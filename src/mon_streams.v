==> flow/design.v <==
module mon_streams(
	input clk,
	input reset,
	input[31:0] ARADDR,
	input [3:0]	ARID,
	input		ARREADY,
	input		ARVALID,
	input [3:0]	RID,
	input[511:0]RDATA,	
	input		RREADY,
	input       RLAST,
	input       RVALID,
	input [1:0] RRESP,
	input [1:0] BRESP,
	output		error_detect
);
	parameter WRITE_STREAM_MAXSIZE	= 'd230400;
	parameter STREAM_ADDR_OFFSET = $clog2(WRITE_STREAM_MAXSIZE);
	parameter STREAM_ADDR_SHIFT = 2;
	(* mark_debug = "true" *)reg [31:0]addr[0:15];
	reg [3:0]arid;
	reg [3:0]rid;
	reg finish_addr;
	reg [3:0]finish_arid;
	integer i;
	(* mark_debug = "true" *)reg [15:0]stream_cnt;
	(* mark_debug = "true" *)reg error_detect;
	(* mark_debug = "true" *)wire data_equal;
	(* mark_debug = "true" *)wire new_stream_num;
	(* mark_debug = "true" *)wire [7:0]stream_num;
	(* mark_debug = "true" *)wire [511:0]data_ok;
	(* mark_debug = "true" *)wire [7:0]iter_num;
	assign stream_num = addr[RID][STREAM_ADDR_SHIFT + STREAM_ADDR_OFFSET + 7:
		STREAM_ADDR_SHIFT + STREAM_ADDR_OFFSET];
	assign new_stream_num = (stream_cnt == 16'hE0F0) && RREADY && RVALID && RLAST;
	assign iter_num = RDATA[55:48];
	assign data_ok = {stream_num, iter_num, stream_cnt+16'h0F, stream_num, iter_num, stream_cnt+16'h0E,
					stream_num, iter_num, stream_cnt+16'h0D, stream_num, iter_num, stream_cnt+16'h0C,
					stream_num, iter_num, stream_cnt+16'h0B, stream_num, iter_num, stream_cnt+16'h0A,
					stream_num, iter_num, stream_cnt+16'h09, stream_num, iter_num, stream_cnt+16'h08,
					stream_num, iter_num, stream_cnt+16'h07, stream_num, iter_num, stream_cnt+16'h06,
					stream_num, iter_num, stream_cnt+16'h05, stream_num, iter_num, stream_cnt+16'h04,
					stream_num, iter_num, stream_cnt+16'h03, stream_num, iter_num, stream_cnt+16'h02,
					stream_num, iter_num, stream_cnt+16'h01, stream_num, iter_num, stream_cnt+16'h00};
	assign data_equal = RDATA == data_ok;
	always @(posedge clk)
	begin
		if(reset)
			arid <= 4'h0;
		else if(ARREADY && ARVALID)
			arid <= ARID;
	end
	always @(posedge clk)
	begin
		if(reset)
		begin
			finish_addr <= 1'b0;
			finish_arid <= 4'h0;
		end
		else if(ARADDR[17:0] == 18'h37F00 && ARREADY && ARVALID)
		begin
			finish_arid <= ARID;
			finish_addr <= 1'b1;
		end
		else if(ARADDR[17:0] == 18'h00000 && ARREADY && ARVALID)
			finish_addr <= 1'b0;
	end
	always @(posedge clk)
	begin
		if(reset)
		begin
			for(i = 0; i < 16; i = i + 1)
				addr[i] <= 32'h0;
		end
		else if(ARREADY && ARVALID)
			addr[ARID] <= ARADDR;
	end
	always @(posedge clk)
	begin
		if(reset)
			rid <= 4'h0;
		else if(RVALID && RREADY)
			rid <= RID;
	end
	always @(posedge clk)
	begin
		if(reset)
			stream_cnt <= 16'h0;
		else if(new_stream_num) 
			stream_cnt <= 16'h0;
		else if(RREADY && RVALID)
			stream_cnt <= stream_cnt + 16'h0010;
	end
	always @(posedge clk)
	begin
		if(reset)
			error_detect <= 1'b0;
		else if((RDATA != data_ok && RREADY && RVALID) || (RRESP != 2'b00) || (BRESP != 2'b00))
			error_detect <= 1'b1;
	end
endmodule
# == From RTL to reports: mon_streams ==
# What the tools print for mon_streams, step after step.
# Line numbers count from 1 in the design file above.
# Operators: Yosys type, input widths -> output width; for muxes data width and select width s.
# Cell names lack the library's common part.
# A cell with -- has no value.
# setup
design,mon_streams
clk_port,clk
cell_library,sky130hd
corner,tt_025C_1v80

# == Elaborated design ==
# Counts by Yosys on the flattened word-level netlist (proc, flatten, opt, wreduce; memories kept). Register bits leave out memories and registers merged into their read ports (data or address); mux counts leave out enables and synchronous resets folded into registers. Print and check cells are left out. Cells with the same type and inputs are merged into one.
# Memory sizes are those after Yosys's memory passes, which may raise the word count (mostly to a power of two), join words into wider ones and drop unused or constant bits.
# bits
reg_bits,17
ram_bits,512
memories,1
input_bits,563
out_inout_bits,1
# mem_list
memory,size,width,line_no,rtl
addr,16,32,20,"(* mark_debug = ""true"" *)reg [31:0]addr[0:15];"
# classes
addsub,16
n_eq,2
n_mux,7
n_reduce_logical,12
# ops
op,count
$ne 504x504->1,1
$add 16x4->16 const B,8
$add 16x3->16 const B,4
$mux 32,2
$add 16x2->16 const B,2
$add 16x1->16 const B,1
$eq 16x16->1 const B,1
$add 16x5->16 const B,1
$mux 4,2
$logic_and 1x1->1,7
$reduce_bool 2->1,2
$mux 1,3
$logic_or 1x1->1,2
$reduce_or 2->1,1

# == Longest topological paths ==
# Longest topological path by Yosys (ltp), each cell counted once; first at word level (registers and memories cut), then after technology mapping (sequential cells cut; the memories' decode and read muxes count).
# depth
depth_word,6
ABC_AREA,0
depth_mapped,11

# == Synthesis result ==
# Source: synth_stat.txt of the flow (Yosys; design flattened, memories mapped). It holds for the ABC_AREA given above (unset counts as 0); a run with the other value may have another netlist.
# synth_totals
cells,1090
yosys_area_um2,10635.2
seqArea_um2,4103.9
flip_flops,141
buf_cells,59
# by_type
type,count,type_area_um2
edfxtp_1,128,3.84E+03
and2_1,133,832.048
mux4_2,25,563.04
xnor2_1,48,420.403
and3_1,58,362.848
xor2_1,41,359.094
nand3_1,66,330.317
nor3_1,66,330.317
nand4_1,52,325.312
mux2i_1,32,320.307
dfxtp_1,13,260.25
nor4_1,35,218.96
or3_1,33,206.448
nor2_1,49,183.926
o22ai_1,26,162.656
or4_1,21,157.651
clkbuf_1,40,150.144
nand2_1,32,120.115
# Other cell types: 46; their cells: 192.

# == Path before layout ==
# Path of least setup slack by OpenSTA after synthesis, without wires, with an ideal clock, recovery checks aside; 20% of the period is set as input and as output delay. Where synthesis merged equal registers, the netlist keeps one of their names.
# synth_timing
path_type,input to register
from,input port RID[0]
to,register error_detect
tclk_ps,4160
in_delay_ps,832
arrival_ps,3080
slack_ps,949
delay_ps,2379
stages,9
n_path_buf,1
synth_period_reached_ps,3211
# "delay_ps" = arrival - input delay + setup time.
# "stages": output pins that drive a net of the path, with the launching flip-flop's if there is one; two outputs of one cell count as two.
# "synth_period_reached_ps" = period - worst setup slack (recovery checks aside). The figure is calculated, with input and output delays left at 20% of the set period.
# Between the ends stands the longest chain of elaborated cells between them, by number of cells; it is not shown to be the way that was timed. Of several equally long chains one is given.
# Each line given opens the expression or statement behind the cell; cells for indexed reads and writes are added by Yosys, which also makes memories of some case tables.
# A memory read counts as a cell of the chain, while the word-level depth stops at memories.
# synth_between
path_cell_list,buf_6 > mux4_2 > mux2i_1 > mux2i_2 > xor2_1 > a221o_1 > or4b_1 > nor3_1 > a31oi_1
elab_chain_cells,6
cells_between,6
cone_lines,2
classes_between,eq/ne (1); reduce/logical (4); memory (1)
# synth_lines
item,line_no,rtl
start: declaration,8,"input [3:0] RID,"
$mem_v2 16x32,20,"(* mark_debug = ""true"" *)reg [31:0]addr[0:15];"
$ne 504x504->1,98,else if((RDATA != data_ok && RREADY && RVALID) || (RRESP != 2'b00) || (BRESP != 2'b00))
$logic_and 1x1->1 x2,98,
$logic_or 1x1->1 x2,98,
end: assignment,97,error_detect <= 1'b0;
end: assignment,99,error_detect <= 1'b1;
end: declaration,15,output error_detect

# == Path in the finished layout ==
# Path of least setup slack in the final report of flow run A (OpenROAD, finished layout, wires in). Where an end is a register, its clock arrival counts in the times.
# The path's times are printed in steps of 10 ps; the period is the one set.
# layout_timing
path_type,input to register
from,input port RID[0]
to,register error_detect
tclk_ps,3410
in_delay_ps,680
arrival_ps,3630
slack_ps,100
stages,11
n_path_buf,3
# Between the ends stands the longest chain of elaborated cells between them, by number of cells; it is not shown to be the way that was timed. Of several equally long chains one is given.
# A memory read counts as a cell of the chain, while the word-level depth stops at memories.
# layout_between
path_cell_list,clkdlybuf4s50_1 > buf_12 > mux4_2 > mux2i_4 > mux2i_4 > buf_12 > xor2_1 > a221o_1 > or4b_4 > nor3_4 > a31oi_1
elab_chain_cells,6
cells_between,6
cone_lines,2
classes_between,eq/ne (1); reduce/logical (4); memory (1)
# layout_lines
item,line_no,rtl
start: declaration,8,"input [3:0] RID,"
$mem_v2 16x32,20,"(* mark_debug = ""true"" *)reg [31:0]addr[0:15];"
$ne 504x504->1,98,else if((RDATA != data_ok && RREADY && RVALID) || (RRESP != 2'b00) || (BRESP != 2'b00))
$logic_and 1x1->1 x2,98,
$logic_or 1x1->1 x2,98,
end: assignment,97,error_detect <= 1'b0;
end: assignment,99,error_detect <= 1'b1;
end: declaration,15,output error_detect

# Record of 2 stored runs of the RTL-to-layout flow on mon_streams, platform sky130hd. The runs are unordered. Constraints: input delay and output delay 20% of the set period each, output load 0.01 pF.
# By "period_reached_ps" is meant the clock period of the run minus its worst setup slack. This is arithmetic on one report: input and output delays are still those of the set period (20% each).
# "timing.worst_path_ps" is the time allowed to the run's worst setup path (the clock period less input and output delay, where it has them) less its slack. Clock arrival times count: a late capture clock shortens it, a late launch clock lengthens it.
# By "fin_power_mw" is meant OpenSTA's value without simulated activity: inputs other than the clock are taken to toggle once in ten clock periods, and the tool carries that through the logic.
# "timing.worst_path_ps" is known to 10 ps.
# Settings: -- = not set for that run.
# A result given as -- is not shown for that run.
item,flow run A,flow run B
period_ns,3.41,4.89
CORE_UTILIZATION,18,70
CAP_MARGIN,20,20
CORE_MARGIN,2,2
SLEW_MARGIN,20,20
SETUP_SLACK_MARGIN,--,0.58
PLACE_DENSITY,--,0.45
CORE_ASPECT_RATIO,--,1.74
CELL_PAD_IN_SITES_DETAIL_PLACEMENT,--,2
ABC_AREA,--,0
GPL_ROUTABILITY_DRIVEN,--,1
MIN_ROUTING_LAYER,--,met2
MAX_ROUTING_LAYER,--,met5
total_negative_slack_ps,0,--
worstSetupSlack_ps,96,--
fin_power_mw,5.386,--
fin_util_pct,32.2,--
period_reached_ps,3314,--
ys_area_um2,10635.2,--
timing.worst_path_ps,2630,--
timing.worst_path_kind,input to register,--
design_die_area_um2,61043.6,--
hold_worst_slack_ps,692,--
# Flow run B: incomplete, placement halted on PPL-0024
